==> flow/design.v <==
`timescale 1ns / 1ps
module vga(
    input wire clk_25mhz,            
    input wire reset,                
    output wire [8:0] y,             
    output wire [9:0] x,             
    output wire rdn,                 
    output wire [3:0] r,g,b,         
    output reg hs,vs,                
    input wire px                    
    );
    reg [31:0] h_count;             
    reg [31:0] v_count;             
    always @ (posedge clk_25mhz) begin
        if (reset) begin
            h_count <= 10'h0;
            v_count <= 10'h0;
        end else if (h_count == 10'd799) begin
            h_count <= 10'h0;
            if (v_count == 10'd524) begin
                v_count <= 10'h0;
            end else begin
                v_count <= v_count + 10'h1;
            end
        end else begin
            h_count <= h_count + 10'h1;
        end
    end
    assign y = v_count - 10'd35;              
    assign x = h_count - 10'd143;             
    assign rdn = (h_count > 10'd142) &&          
                 (h_count < 10'd783) &&          
                 (v_count > 10'd34)  &&          
                 (v_count < 10'd515);            
    assign r = (~rdn) ? 4'h0 : px ? 4'b1111:4'b0000;  
    assign g = (~rdn) ? 4'h0 : px ? 4'b1111:4'b0000;  
    assign b = (~rdn) ? 4'h0 : px ? 4'b1111:4'b0000;  
    always @(posedge clk_25mhz) begin
        hs   <=  (h_count > 10'd95);     
        vs   <=  (v_count > 10'd1);      
    end
endmodule
From RTL to reports: vga --
What the tools print for vga, step after step. Line numbers count from 1 in the design file above. The mark -- stands for no value.
Inputs: design top vga, clock input clk_25mhz, standard-cell library sky130hd, timing corner tt_025C_1v80

After elaboration --
Counts by Yosys on the flattened word-level netlist (proc, flatten, opt, wreduce; memories kept). Register bits leave out memories and registers merged into their read ports (data or address); mux counts leave out enables and synchronous resets folded into registers. Print and check cells are left out. Cells with the same type and inputs are merged into one.
Storage and ports: register bits 66, latch bits 0, memory bits (writable) 0, memory bits (read-only) 0, word width x clocked read ports 0, memories kept 0, bits of input ports 3, output and inout bits 34, word-level cells 23
Cells by class: add/subtract/negate cells 4, multipliers 0, divide/modulo/power cells 0, $lt $le $gt $ge 6, equal/unequal tests 2, shift operators 0, mux-type cells 3, bitwise gates (word level) 0, reduce/logical cells 4
Operators with widths (count):
- adder 32 x 1 -> 32 bit with constant B | 2
- < comparator 32 x 10 -> 1 bit with constant B | 2
- equality test 32 x 10 -> 1 bit with constant B | 2
- greater-than comparator 32 x 1 -> 1 bit with constant B | 1
- greater-than comparator 32 x 6 -> 1 bit with constant B | 1
- greater-than comparator 32 x 7 -> 1 bit with constant B | 1
- greater-than comparator 32 x 8 -> 1 bit with constant B | 1
- two-way mux 32 bit | 1
- subtractor 10 x 8 -> 10 bit with constant B | 1
- subtractor 9 x 6 -> 9 bit with constant B | 1
- two-way mux 4 bit | 2
- logical AND 1 bit | 3
- OR reduction 2 bit | 1

Logic depth --
Depth = most cells in a row (Yosys ltp): at word level without a register or memory, in the mapped netlist without a sequential cell, where the memories' decode and read muxes count.
Logic depth: depth after elaboration 5, ABC_AREA 0, depth in mapped cells 9, gate-level depth less buffers 7

Mapped cells and area --
Source: synth_stat.txt of the flow (Yosys; design flattened, memories mapped). It holds for the ABC_AREA given above (unset counts as 0); a run with the other value may have another netlist.
Cells by type:
- sky130_fd_sc_hd__dfxtp_1 | count 66, area in all 1.32E+03 µm²
- sky130_fd_sc_hd__xor2_1 | count 29, area in all 253.994 µm²
- sky130_fd_sc_hd__a21oi_1 | count 34, area in all 170.163 µm²
- sky130_fd_sc_hd__nand4_1 | count 27, area in all 168.912 µm²
- sky130_fd_sc_hd__nor2_1 | count 45, area in all 168.912 µm²
- sky130_fd_sc_hd__or4_1 | count 17, area in all 127.622 µm²
- sky130_fd_sc_hd__o31ai_1 | count 15, area in all 112.608 µm²
- sky130_fd_sc_hd__nand3_1 | count 22, area in all 110.106 µm²
- sky130_fd_sc_hd__nand2_1 | count 28, area in all 105.101 µm²
- sky130_fd_sc_hd__or3_1 | count 16, area in all 100.096 µm²
- sky130_fd_sc_hd__buf_4 | count 13, area in all 97.594 µm²
- sky130_fd_sc_hd__xnor2_1 | count 11, area in all 96.342 µm²
- sky130_fd_sc_hd__ha_1 | count 6, area in all 75.072 µm²
- sky130_fd_sc_hd__o21ai_0 | count 15, area in all 75.072 µm²
- sky130_fd_sc_hd__nor4_1 | count 11, area in all 68.816 µm²
- sky130_fd_sc_hd__buf_2 | count 13, area in all 65.062 µm²
- sky130_fd_sc_hd__inv_1 | count 16, area in all 60.058 µm²
- sky130_fd_sc_hd__and4_1 | count 6, area in all 52.55 µm²
Other cell types: 28; their cells: 67.
Mapped netlist: mapped cells 457, chip area (Yosys) 3716.1 µm², sequential area 1321.3 µm², mapped flip-flops 66, buffers 40

Worst setup path after synthesis --
OpenSTA on the mapped netlist: ideal clock, no wires. The path of least setup slack (recovery checks aside). Input and output delay are each 20% of the period. Register names are those of the netlist, which keeps one name where synthesis merged equal registers.
Timing post-synthesis: path kind flip-flop to output port, start register h_count[17], end output b[1], clock period 4430 ps, output delay 886 ps, time at the first pin 0 ps, arrival time 2546 ps, data required time 3544 ps, setup slack 998 ps, delay of the path 2546 ps, driving pins on the path 7, path buffers 1, period reached after synthesis 3432 ps
"delay of the path" = arrival - input delay + setup time. A path that ends at an output port has no setup time. "driving pins on the path" counts driving pins, that of a launching flip-flop among them; a cell with two outputs on the path counts twice. "period reached after synthesis" = period - worst setup slack (recovery checks aside). The figure is calculated, with input and output delays left at 20% of the set period. The rows between start and end are the longest chain of elaborated cells between them; the timing report does not say that the signal goes this way. Where chains are equally long, one stands for them. Each line given opens the expression or statement behind the cell; cells for indexed reads and writes are added by Yosys, which also makes memories of some case tables. At most two assigning lines are given for a register; there are more.
Between the ends, post-synthesis: cell sequence sky130_fd_sc_hd__dfxtp_1 -> sky130_fd_sc_hd__or4_4 -> sky130_fd_sc_hd__nor2_4 -> sky130_fd_sc_hd__and3_1 -> sky130_fd_sc_hd__o311ai_0 -> sky130_fd_sc_hd__nor3_1 -> sky130_fd_sc_hd__buf_4, cells in the longest elaborated chain 5, elaborated cells on any way between the ends 6, classes of those cells 2 x compare; 1 x mux; 3 x reduce/logical
Ends and longest elaborated chain, post-synthesis:
- from (decl) | line 12 | reg [31:0] h_count;
- from (assign) | line 16 | h_count <= 10'h0;
- from (assign) | line 26 | h_count <= h_count + 10'h1;
- greater-than comparator 32 x 8 -> 1 bit | line 31 | assign rdn = (h_count > 10'd142) &&
- logical AND 1 bit x3 | line 31
- two-way mux 4 bit | line 37 | assign b = (~rdn) ? 4'h0 : px ? 4'b1111:4'b0000;
- to (decl) | line 8 | output wire [3:0] r,g,b,
Nets of the timed path that keep an RTL name, with a line that drives or declares them; the list need not be complete.
Nets with RTL names, path post-synthesis (line):
- b[0] | 37

Worst path after layout --
From the final timing report of run 1: the path of least setup slack in the routed layout; clock arrival at registers is part of the times. The path's times are printed in steps of 10 ps; the period is the one set.
Timing after layout: path kind flip-flop to output port, start register h_count[13], end output b[0], clock period 3200 ps, output delay 640 ps, time at the first pin 330 ps, arrival time 2470 ps, data required time 2560 ps, setup slack 90 ps, driving pins on the path 9, path buffers 3
The rows between start and end are the longest chain of elaborated cells between them; the timing report does not say that the signal goes this way. Where chains are equally long, one stands for them. At most two assigning lines are given for a register; there are more.
Between the ends, after layout: cell sequence sky130_fd_sc_hd__dfxtp_1 -> sky130_fd_sc_hd__or4_4 -> sky130_fd_sc_hd__nor3_4 -> sky130_fd_sc_hd__and3_4 -> sky130_fd_sc_hd__o311ai_2 -> sky130_fd_sc_hd__buf_4 -> sky130_fd_sc_hd__nor3_4 -> sky130_fd_sc_hd__buf_4 -> sky130_fd_sc_hd__dlygate4sd2_1, cells in the longest elaborated chain 5, elaborated cells on any way between the ends 6, classes of those cells 2 x compare; 1 x mux; 3 x reduce/logical
Ends and longest elaborated chain, after layout:
- from (decl) | line 12 | reg [31:0] h_count;
- from (assign) | line 16 | h_count <= 10'h0;
- from (assign) | line 26 | h_count <= h_count + 10'h1;
- greater-than comparator 32 x 8 -> 1 bit | line 31 | assign rdn = (h_count > 10'd142) &&
- logical AND 1 bit x3 | line 31
- two-way mux 4 bit | line 37 | assign b = (~rdn) ? 4'h0 : px ? 4'b1111:4'b0000;
- to (decl) | line 8 | output wire [3:0] r,g,b,

Subject: vga on sky130hd, stored results

Hello all,

Stored flow runs of vga (2 of them; Yosys, OpenROAD, sky130hd). They differ in their settings and are not a sequence. Constraints: input delay and output delay 20% of the set period each, output load 0.01 pF.
"clock period reached" is the run's clock period less its worst setup slack. It is reckoned from that one timing run; input and output delays stay at 20% of the period that was set.
By "worst path time" is meant the share of the clock period that the worst setup path is allowed (20% is reserved at inputs, 20% at outputs), minus its slack. Clock arrival times at its registers enter into it.
"power" rests on the timing tool's default activity at the inputs, not on a simulated workload.
"worst path time" is known to 10 ps.

[run 1] flow files
==> flow/run.sh <==
#!/bin/bash
# the make line also repeats the synthesis and layout settings of config.mk as NAME=value (left out here)
make -C /OpenROAD-flow-scripts/flow DESIGN_CONFIG=/design/flow/config.mk WORK_HOME=/design/flow/orfs CLKGATE_MAP_FILE= finish
==> flow/config.mk <==
export PLATFORM = sky130hd
export DESIGN_NAME = vga
export DESIGN_NICKNAME = vga
export VERILOG_FILES = /design/flow/design.v
export SDC_FILE = /design/flow/constraint.sdc
export NUM_CORES = 4
export LEC_CHECK = 0
export CAP_MARGIN = 20
export CORE_MARGIN = 2
export CORE_UTILIZATION = 25
export SLEW_MARGIN = 20
==> flow/constraint.sdc <==
create_clock -name core_clock -period 3.2 [get_ports {clk_25mhz}]
set_input_delay 0.6400 -clock core_clock [delete_from_list [all_inputs] [get_ports {clk_25mhz}]]
set_output_delay 0.6400 -clock core_clock [all_outputs]
set_load 0.01 [all_outputs]

[run 1] result: utilization after routing 33.8 %; power 1,865 uW; total negative slack on setup checks 0 ps; chip area after synthesis (Yosys) 3,716.1 µm²; die footprint 15,855.8 µm²; worst path time 2,470 ps; kind of the worst setup path flip-flop to output port; worst setup slack after layout 93 ps; post-route worst hold slack 506 ps; clock period reached 3,107 ps; standard-cell area after layout 4,906.0 µm²

[run 2] flow files
==> flow/run.sh <==
#!/bin/bash
# the make line also repeats the synthesis and layout settings of config.mk as NAME=value (left out here)
make -C /OpenROAD-flow-scripts/flow DESIGN_CONFIG=/design/flow/config.mk WORK_HOME=/design/flow/orfs CLKGATE_MAP_FILE= finish
==> flow/config.mk <==
export PLATFORM = sky130hd
export DESIGN_NAME = vga
export DESIGN_NICKNAME = vga
export VERILOG_FILES = /design/flow/design.v
export SDC_FILE = /design/flow/constraint.sdc
export NUM_CORES = 4
export LEC_CHECK = 0
export CAP_MARGIN = 20
export CORE_MARGIN = 10
export CORE_UTILIZATION = 65
export CTS_CLUSTER_SIZE = 17
export GPL_ROUTABILITY_DRIVEN = 1
export GPL_TIMING_DRIVEN = 1
export MIN_ROUTING_LAYER = met2
export PLACE_DENSITY = 0.75
export SETUP_SLACK_MARGIN = 1.03
export SLEW_MARGIN = 20
==> flow/constraint.sdc <==
create_clock -name core_clock -period 3.49 [get_ports {clk_25mhz}]
set_input_delay 0.6980 -clock core_clock [delete_from_list [all_inputs] [get_ports {clk_25mhz}]]
set_output_delay 0.6980 -clock core_clock [all_outputs]
set_load 0.01 [all_outputs]

[run 2] result: utilization after routing 81.3 %; power 1,516 uW; total negative slack on setup checks 0 ps; chip area after synthesis (Yosys) 3,716.1 µm²; die footprint 9,141.3 µm²; worst path time 2,330 ps; kind of the worst setup path flip-flop to output port; worst setup slack after layout 466 ps; post-route worst hold slack 459 ps; clock period reached 3,024 ps; standard-cell area after layout 4,504.3 µm²

Thanks
