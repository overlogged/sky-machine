==> flow/design.v <==
`timescale 1ns / 1ps
module controller_keyboard_fake(
    input wire clk_25mhz,
    input wire reset,
    input wire ps2_clk,
    input wire ps2_data,
    output reg	[7:0] data
    );
    reg [7:0] counter;
    reg [7:0] delay_counter;
    parameter max_size = 10;
    wire [7:0] string [0:max_size-1];
    initial begin
        counter <= 8'b0;
        delay_counter <= 8'b0;
    end
        assign string[0] = 8'd53;
        assign string[1] = 8'd9;
        assign string[2] = 8'd4;
        assign string[3] = 8'd59;
        assign string[4] = 8'd56;
        assign string[5] = 8'd58;
        assign string[6] = 8'd24;
        assign string[7] = 8'd60;
        assign string[8] = 8'd24;
        assign string[9] = 8'd66;
    always @(posedge clk_25mhz or posedge reset) begin
        if(reset) begin
            delay_counter <= 8'b0;
            counter <= 8'b0;
        end else begin
            if(delay_counter<8'hfe) begin
                delay_counter <= delay_counter + 8'd1;
            end else begin
                if(counter<max_size) begin
                    data<=string[counter];
                    counter<=counter+1;
                end else begin
                    data<=0;
                end
            end
        end
    end
endmodule
Reports on controller_keyboard_fake --
Tool output for the design above, in the order of the flow. Line numbers count from 1 in the design file above. Operators: Yosys type, input widths -> output width; for muxes data width and select width s. Cell names lack the library's common part. The mark -- stands for no value.
Design: design top controller_keyboard_fake, clock port clk_25mhz, standard-cell library sky130hd, corner tt_025C_1v80

After elaboration --
Counts by Yosys on the flattened word-level netlist (proc, flatten, opt, wreduce; memories kept). Register bits leave out memories and registers merged into their read ports (data or address). Print and check cells are left out. Cells with the same type and inputs are merged into one.
Storage and ports: bits in registers 24, bits in latches 0, memory bits (writable) 0, bits in read-only memories 0, clocked read ports x word width 0, memory cells 0, output and inout port bits 8, cells after elaboration 23
Cells by class: add/subtract/negate cells 2, multipliers 0, div/mod/pow operators 0, magnitude comparators 2, eq/ne operators 9, shift-type cells 0, multiplexer cells 1, bitwise gates (word level) 2, reduce/logical cells 4
Operators with widths (count):
- $pmux 8 s9 | 1
- $eq 4x3->1 const B | 4
- $add 8x1->8 const B | 2
- $eq 4x2->1 const B | 2
- $eq 4x4->1 const B | 2
- $lt 8x4->1 const B | 1
- $lt 8x8->1 const B | 1
- $reduce_and 2->1 | 2
- $eq 4x1->1 const B | 1
- $logic_not 4->1 | 1
- $not 1->1 | 2
- $reduce_or 2->1 | 1

Longest topological paths --
Longest topological path by Yosys (ltp), each cell counted once; first at word level (registers and memories cut), then after technology mapping (sequential cells cut; the memories' decode and read muxes count).
Depth: word-level depth 3, ABC_AREA 0, gate-level depth with buffers 6, gate-level depth less buffers 5

Synthesis result --
The flow's flattened synthesis, as Yosys stat reports it; memories are mapped. The netlist is that of the ABC_AREA named above (0 if unset); the other value can give another one. Totals and module areas in this step are rounded.
Synthesis totals: cell count 106, mapped area 1140 um^2, sequential area 611 um^2, flip-flop cells 23, buffer cells 10
Cell types (count):
- dfrtp_1 | 16
- edfxtp_1 | 7
- ha_1 | 5
- o21ai_0 | 8
- nand2_1 | 8
- clkbuf_1 | 7
- xnor2_1 | 3
- xor2_1 | 3
- nor2_1 | 6
- nor4_4 | 1
- a21oi_1 | 4
- nand3_1 | 4
- a31oi_1 | 3
- and4_1 | 2
- inv_1 | 4
- mux2_4 | 1
- nor3_1 | 3
- o21bai_1 | 2
Not listed: further types 17, cells in them 19.

Path before layout --
Path of least setup slack by OpenSTA after synthesis, without wires, with an ideal clock, recovery checks aside; 20% of the period is set as input and as output delay. Where synthesis merged equal registers, the netlist keeps one of their names.
Timing path post-synthesis: path type reg-to-reg, start register delay_counter[2], end register data[0], clock period 1.53 ns, library setup time 0.361 ns, time at the first pin 0.000 ns, arrival 1.196 ns, required time 1.169 ns, path slack -0.026 ns, path delay 1.557 ns, stages on the path 5, synthesis period reached 1.556 ns
"path delay" is the arrival time less input delay plus setup time. "stages on the path": output pins that drive a net of the path, with the launching flip-flop's if there is one; two outputs of one cell count as two. "synthesis period reached" = period - worst setup slack (recovery checks aside). The figure is calculated, with input and output delays left at 20% of the set period. The rows between start and end are the longest chain of elaborated cells between them; the timing report does not say that the signal goes this way. Where chains are equally long, one stands for them. Each line given opens the expression or statement behind the cell; cells for indexed reads and writes are added by Yosys, which also makes memories of some case tables.
On the way, post-synthesis: cell sequence dfrtp_1 > and4_1 > buf_2 > nand2_1 > nor2_1, length of the longest elaborated chain 3, elaborated cells on any way between the ends 3, source lines of those cells 1, classes of those cells compare (1); logic (1); reduce/logical (1)
RTL lines, path post-synthesis:
- start: declaration | line 10 | reg [7:0] delay_counter;
- start: assignment | line 29 | delay_counter <= 8'b0;
- start: assignment | line 33 | delay_counter <= delay_counter + 8'd1;
- $lt 8x8->1 | line 32 | if(delay_counter<8'hfe) begin
- $not 1->1
- $reduce_and 2->1
- end: assignment | line 36 | data<=string[counter];
- end: assignment | line 39 | data<=0;
- end: declaration | line 7 | output reg [7:0] data

Appendix: runs

Design controller_keyboard_fake on sky130hd. What follows are 2 stored runs of the flow, each under its own settings; their order means nothing. The constraints put input and output delay at 20% of the set period each and load the outputs with 0.01 pF.

* Flow run A | settings: period_ns 2.76; CORE_UTILIZATION 66; SETUP_SLACK_MARGIN 0.27; PLACE_DENSITY_LB_ADDON 0.17; CORE_ASPECT_RATIO 1.3; CELL_PAD_IN_SITES_GLOBAL_PLACEMENT 3; CELL_PAD_IN_SITES_DETAIL_PLACEMENT 0; TNS_END_PERCENT 85; ABC_AREA 0; GPL_TIMING_DRIVEN 1; GPL_ROUTABILITY_DRIVEN 1; CTS_CLUSTER_SIZE 91; CTS_CLUSTER_DIAMETER 22; SLEW_MARGIN 15; MIN_ROUTING_LAYER met1; CAP_MARGIN 20; CORE_MARGIN 2 | stopped before the end: placement reported FLW-0024
* Flow run B | settings: period_ns 1.92; CORE_UTILIZATION 56; PLACE_DENSITY_LB_ADDON 0.16; CORE_ASPECT_RATIO 1.22; CELL_PAD_IN_SITES_DETAIL_PLACEMENT 2; ABC_AREA 1; CTS_CLUSTER_SIZE 57; CTS_CLUSTER_DIAMETER 251; CAP_MARGIN 10; MAX_ROUTING_LAYER met4; CORE_MARGIN 2; SLEW_MARGIN 20 | stopped before the end: placement reported DPL-0033
