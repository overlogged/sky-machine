==> flow/design.v <==
`timescale 1ns / 1ps
module model_lexer(
    input wire clk_25mhz,                
    input wire clk_io,                   
    input wire reset,                    
    input wire [7:0] data_in,            
    input wire [7:0] data_step,          
    output reg [15:0] data_out           
);
    parameter token_null = 0;
    parameter token_identifier = 65;
    parameter token_lbrace = 66;
    parameter token_rbrace = 67;
    parameter token_lambda = 68;
    parameter token_dot = 69;
    parameter token_eq = 70;
    parameter token_set = 71;
    parameter token_end = 72;
    parameter buffer_size = 32;
    parameter code_null = 6'd0;
    parameter code_a = 6'd1,code_z=6'd26,code_A=6'd27,code_Z=6'd52;
    parameter code_dollar = 6'd53;
    parameter code_lbrace = 6'd54,code_rbrace=6'd55;
    parameter code_eq = 6'd56;
    parameter code_starter = 6'd57;
    parameter code_lambda = 6'd58;
    parameter code_space = 6'd59;
    parameter code_dot = 6'd60;
    parameter code_end = 6'd61;     
    parameter code_none = 6'd63;
    parameter code_bksp = 8'd65;
    parameter code_enter = 8'd66;
    parameter code_up = 8'd67;
    parameter code_down = 8'd68;
    reg [7:0]  state;
    reg [7:0]  buffer[0:buffer_size-1];
    reg [7:0] ptr_write,ptr_read;
    reg done;
    initial begin
        done <= 0;
        ptr_write <= 8'd0;
        ptr_read  <= 8'd0;
        state <= token_null;
    end
    always @ (posedge clk_25mhz) begin
        if(reset) begin
            ptr_write <= 8'd0;
            ptr_read  <= 8'd0;
            done <= 0;
            state <= token_null;
        end else begin
            if(clk_io) begin
                ptr_read <= ptr_read + data_step;
                data_out[7:0]  <= (ptr_read+data_step+0<ptr_write)?buffer[(ptr_read+data_step+0)%buffer_size]:(done?token_end:token_null);
                data_out[15:8] <= (ptr_read+data_step+1<ptr_write)?buffer[(ptr_read+data_step+1)%buffer_size]:(done?token_end:token_null);
            end else begin
                if(done==0 && data_in[7:0]) begin
                    if((data_in>=code_a && data_in<=code_z) || (data_in>=code_A&&data_in<=code_Z)) begin
                        case(state)
                            token_null:
                            begin
                                buffer[ptr_write%buffer_size] <= token_identifier;
                                buffer[(ptr_write+1)%buffer_size] <= data_in;
                                ptr_write <= ptr_write + 8'd2;
                                state <= token_identifier;
                            end
                            token_identifier:
                            begin
                                buffer[ptr_write%buffer_size] <= data_in;
                                ptr_write <= ptr_write + 8'b1;
                            end
                        endcase
                    end else begin
                        state <= token_null;                    
                        if(data_in==code_lambda) begin
                            buffer[ptr_write%buffer_size] <= token_lambda;
                            ptr_write <= ptr_write + 8'd1;
                        end else if(data_in==code_lbrace) begin
                            buffer[ptr_write%buffer_size] <= token_lbrace;
                            ptr_write <= ptr_write + 8'd1;
                        end else if(data_in==code_rbrace) begin
                            buffer[ptr_write%buffer_size] <= token_rbrace;
                            ptr_write <= ptr_write + 8'd1;                                
                        end else if(data_in==code_dot) begin
                            buffer[ptr_write%buffer_size] <= token_dot;
                            ptr_write <= ptr_write + 8'd1;  
                        end else if(data_in==code_eq) begin
                            buffer[ptr_write%buffer_size] <= token_eq;
                            ptr_write <= ptr_write + 8'd1;                                                        
                        end else if(data_in==code_dollar) begin
                            buffer[ptr_write%buffer_size] <= token_set;
                            ptr_write <= ptr_write + 8'd1;
                        end else if(data_in==code_end) begin
                            buffer[ptr_write%buffer_size] <= token_end;
                            ptr_write <= ptr_write + 8'd1;
                            done <= 1;
                        end
                    end
                end
            end
        end
    end
endmodule
* Step by step through the tools: model_lexer *
What the tools print for model_lexer, step after step.
Line numbers count from 1 in the design file above.
Cell names lack the library's common part.
A cell with - has no value.

design
  top module = model_lexer
  clock port = clk_25mhz
  cell library = sky130hd
  library corner = tt_025C_1v80

* Word level *
Source: Yosys, flattened and elaborated, memories not mapped. Widths are those after wreduce. Registers that Yosys merges into a memory's read port (data or address) are not register bits. Print and check cells do not count.
Memory sizes are those after Yosys's memory passes, which may raise the word count (mostly to a power of two), join words into wider ones and drop unused or constant bits.

storage and ports
  register bits after elaboration = 41
  RAM bits = 256
  memories kept = 1
  output and inout port bits = 16
  cells after elaboration = 160

memories
  name    depth  width  rd ports  write ports  RTL line  text
  buffer  32     8      2         2            36        reg [7:0]  buffer[0:buffer_size-1];

operators by class
  add/subtract/negate cells = 6
  magnitude comparators = 6
  equal/unequal tests = 10
  mux-type cells = 103
  bitwise logic cells = 18
  reduce/logical cells = 10

operator list
  operator                                                                           count
  8-bit 2-to-1 mux                                                                   30
  1-bit 2-to-1 mux                                                                   66
  8-bit by 6-bit equality test with 1-bit output (second input constant)             7
  5-bit 2-to-1 mux                                                                   5
  8-bit parallel mux with 2-bit select                                               1
  1-bit NOT                                                                          10
  10-bit by 8-bit less-than comparator with 1-bit output                             1
  10-bit AND reduction                                                               1
  9-bit by 1-bit adder with 10-bit output (second input constant)                    1
  8-bit by 8-bit adder with 9-bit output                                             1
  9-bit by 8-bit less-than comparator with 1-bit output                              1
  1-bit OR                                                                           8
  1-bit by 8-bit logical AND with 1-bit output                                       1
  8-bit by 1-bit adder with 8-bit output (second input constant)                     1
  8-bit by 1-bit >= comparator with 1-bit output (second input constant)             1
  8-bit by 2-bit adder with 8-bit output (second input constant)                     1
  8-bit by 5-bit >= comparator with 1-bit output (second input constant)             1
  8-bit by 5-bit less-or-equal comparator with 1-bit output (second input constant)  1
  8-bit by 6-bit less-or-equal comparator with 1-bit output (second input constant)  1
  8-bit by 7-bit equality test with 1-bit output (second input constant)             1
  8-bit adder                                                                        1
  8-bit zero test                                                                    1
  8-bit nonzero test                                                                 1
  7-bit 2-to-1 mux                                                                   1
  5-bit by 1-bit adder with 5-bit output (second input constant)                     1
  4-bit AND reduction                                                                1
  3-bit by 1-bit != test with 1-bit output (second input constant)                   1
  3-bit AND reduction                                                                1

Not listed: further kinds 4, cells in them 5.

* Logic depth *
Yosys ltp: most cells in a row. Word level: on the elaborated netlist, between registers, memories and ports. Mapped: between sequential cells and ports; inverters and the memories' decode and read muxes count.

logic depth
  depth after elaboration = 15
  ABC_AREA = 1
  mapped depth = 22

* After synthesis *
Source: synth_stat.txt of the flow (Yosys; design flattened, memories mapped). It holds for the ABC_AREA given above (unset counts as 0); a run with the other value may have another netlist.

synthesis totals
  cells in the netlist = 2204
  mapped area = 17641.9 um2
  sequential area = 8528.2 um2
  mapped flip-flops = 290
  buffers = 153

cells by type
  cell type  count  area in all (um2)
  edfxtp_1   272    8.17E+03
  o21ai_0    448    2242.15
  nand2_1    371    1.39E+03
  nor2_1     264    990.95
  a21oi_1    169    845.811
  inv_1      177    664.387
  nand3_1    130    650.624
  ha_1       29     362.848
  dfxtp_1    18     360.346
  o211ai_1   41     307.795
  clkbuf_1   77     289.027
  o21ai_1    46     230.221
  buf_2      44     220.211
  buf_6      13     146.39
  xor2_1     8      70.067
  nor3_2     6      60.058
  nand2_2    9      56.304
  buf_4      7      52.55

Not listed: further types 24, cells in them 75.

* Path before layout *
Path of least setup slack by OpenSTA after synthesis, without wires, with an ideal clock, recovery checks aside; 20% of the period is set as input and as output delay. Where synthesis merged equal registers, the netlist keeps one of their names.

timing path after synthesis
  path kind = input -> register
  start = input port data_step[0]
  end = register data_out[11]
  clock period = 4.96 ns
  setup time = 0.254 ns
  data arrival time = 3.638 ns
  data required time = 4.706 ns
  setup slack = 1.068 ns
  delay of the path = 2.900 ns
  driving pins on the path = 21
  buffers on the path = 0
  period reached after synthesis = 3.892 ns

"delay of the path" is the arrival time less input delay plus setup time.
"driving pins on the path": output pins that drive a net of the path, with the launching flip-flop's if there is one; two outputs of one cell count as two.
"period reached after synthesis" is the clock period less the worst setup slack; recovery checks do not enter. This is arithmetic on one report: input and output delays are still those of the set period (20% each).
Between the ends stands the longest chain of elaborated cells between them, by number of cells; it is not shown to be the way that was timed. Of several equally long chains one is given.
A line is the first line of the expression or statement that the cell stems from. Yosys adds cells for indexed reads and writes and turns some case tables into memories.

on the way, after synthesis
  path through = ha_1 fa_1 ha_1 inv_1 nor2_1 nand3_1 inv_1 nand2_1 nand2_2 inv_2 ha_1 nand2_1 nor2_1 nor2_1 o211ai_1 nand3_1 nand2_1 nor2_1 nand2_1 nand2_1 nand2_1
  length of the longest elaborated chain = 4
  elaborated cells on any way between the ends = 5
  those cells by class = add/sub (2); compare (1); mux (1); memory (1)

ends and longest elaborated chain, after synthesis
  what                                                    RTL line  text
  start: declaration                                      7         input wire [7:0] data_step,
  8-bit by 8-bit adder with 9-bit output                  55        data_out[15:8] <= (ptr_read+data_step+1<ptr_write)?buffer[(ptr_read+data_step+1)%buffer_size]:(done?token_end: ...
  9-bit by 1-bit adder with 10-bit output                 55
  10-bit by 8-bit less-than comparator with 1-bit output  55
  8-bit 2-to-1 mux                                        55
  end: assignment                                         55
  end: declaration                                        8         output reg [15:0] data_out

* Worst path after layout *
Path of least setup slack in the final report of run 1 (OpenROAD, finished layout, wires in). Where an end is a register, its clock arrival counts in the times.

timing path post-layout
  path kind = input -> register
  start = input port data_step[0]
  end = register data_out[8]
  clock period = 5.53 ns
  setup time = 0.24 ns
  data arrival time = 4.19 ns
  data required time = 5.81 ns
  setup slack = 1.62 ns
  driving pins on the path = 15
  buffers on the path = 3

Between the ends stands the longest chain of elaborated cells between them, by number of cells; it is not shown to be the way that was timed. Of several equally long chains one is given.

on the way, post-layout
  path through = clkdlybuf4s15_1 ha_4 fa_4 inv_1 nand2_1 nand2_4 buf_12 nand2_1 nand2_2 buf_4 o211ai_1 nand3_1 nand3_1 nand2_1 nor2_2
  length of the longest elaborated chain = 4
  elaborated cells on any way between the ends = 5
  those cells by class = add/sub (2); compare (1); mux (1); memory (1)

ends and longest elaborated chain, post-layout
  what                                                    RTL line  text
  start: declaration                                      7         input wire [7:0] data_step,
  8-bit by 8-bit adder with 9-bit output                  55        data_out[15:8] <= (ptr_read+data_step+1<ptr_write)?buffer[(ptr_read+data_step+1)%buffer_size]:(done?token_end: ...
  9-bit by 1-bit adder with 10-bit output                 55
  10-bit by 8-bit less-than comparator with 1-bit output  55
  8-bit 2-to-1 mux                                        55
  end: assignment                                         55
  end: declaration                                        8         output reg [15:0] data_out

# Flow runs of model_lexer

2 stored runs of model_lexer in the flow (synthesis by Yosys, layout by OpenROAD, sky130hd cells), in arbitrary order. Constraints: input delay and output delay 20% of the set period each, output load 0.01 pF.

settings of run 1
{
  "period_ns": 5.53,
  "CORE_UTILIZATION": 61,
  "SETUP_SLACK_MARGIN": 1.57,
  "PLACE_DENSITY_LB_ADDON": 0.0,
  "TNS_END_PERCENT": 25,
  "ABC_AREA": 1,
  "GPL_ROUTABILITY_DRIVEN": 1,
  "CTS_CLUSTER_SIZE": 32,
  "CAP_MARGIN": 10,
  "MAX_ROUTING_LAYER": "met5",
  "CORE_MARGIN": 2,
  "SLEW_MARGIN": 20
}
report of run 1
yosys chip area after synthesis (um^2): 17641.9
finish__design__die__area: 30296.9
finish__design__instance__utilization: 0.6862
finish__timing__setup__ws: 1.622
finish__timing__hold__ws: 0.464

settings of run 2
{
  "period_ns": 3.39,
  "CORE_UTILIZATION": 32,
  "SETUP_SLACK_MARGIN": 0.48,
  "PLACE_DENSITY_LB_ADDON": 0.16,
  "HOLD_SLACK_MARGIN": -0.01,
  "CELL_PAD_IN_SITES_DETAIL_PLACEMENT": 2,
  "TNS_END_PERCENT": 20,
  "CTS_CLUSTER_SIZE": 76,
  "MIN_ROUTING_LAYER": "met2",
  "CAP_MARGIN": 20,
  "CORE_MARGIN": 2,
  "SLEW_MARGIN": 20
}
report of run 2
yosys chip area after synthesis (um^2): 17012.6
finish__design__die__area: 55025.4
finish__design__instance__utilization: 0.4219
finish__timing__setup__ws: -0.272
finish__timing__hold__ws: 0.500
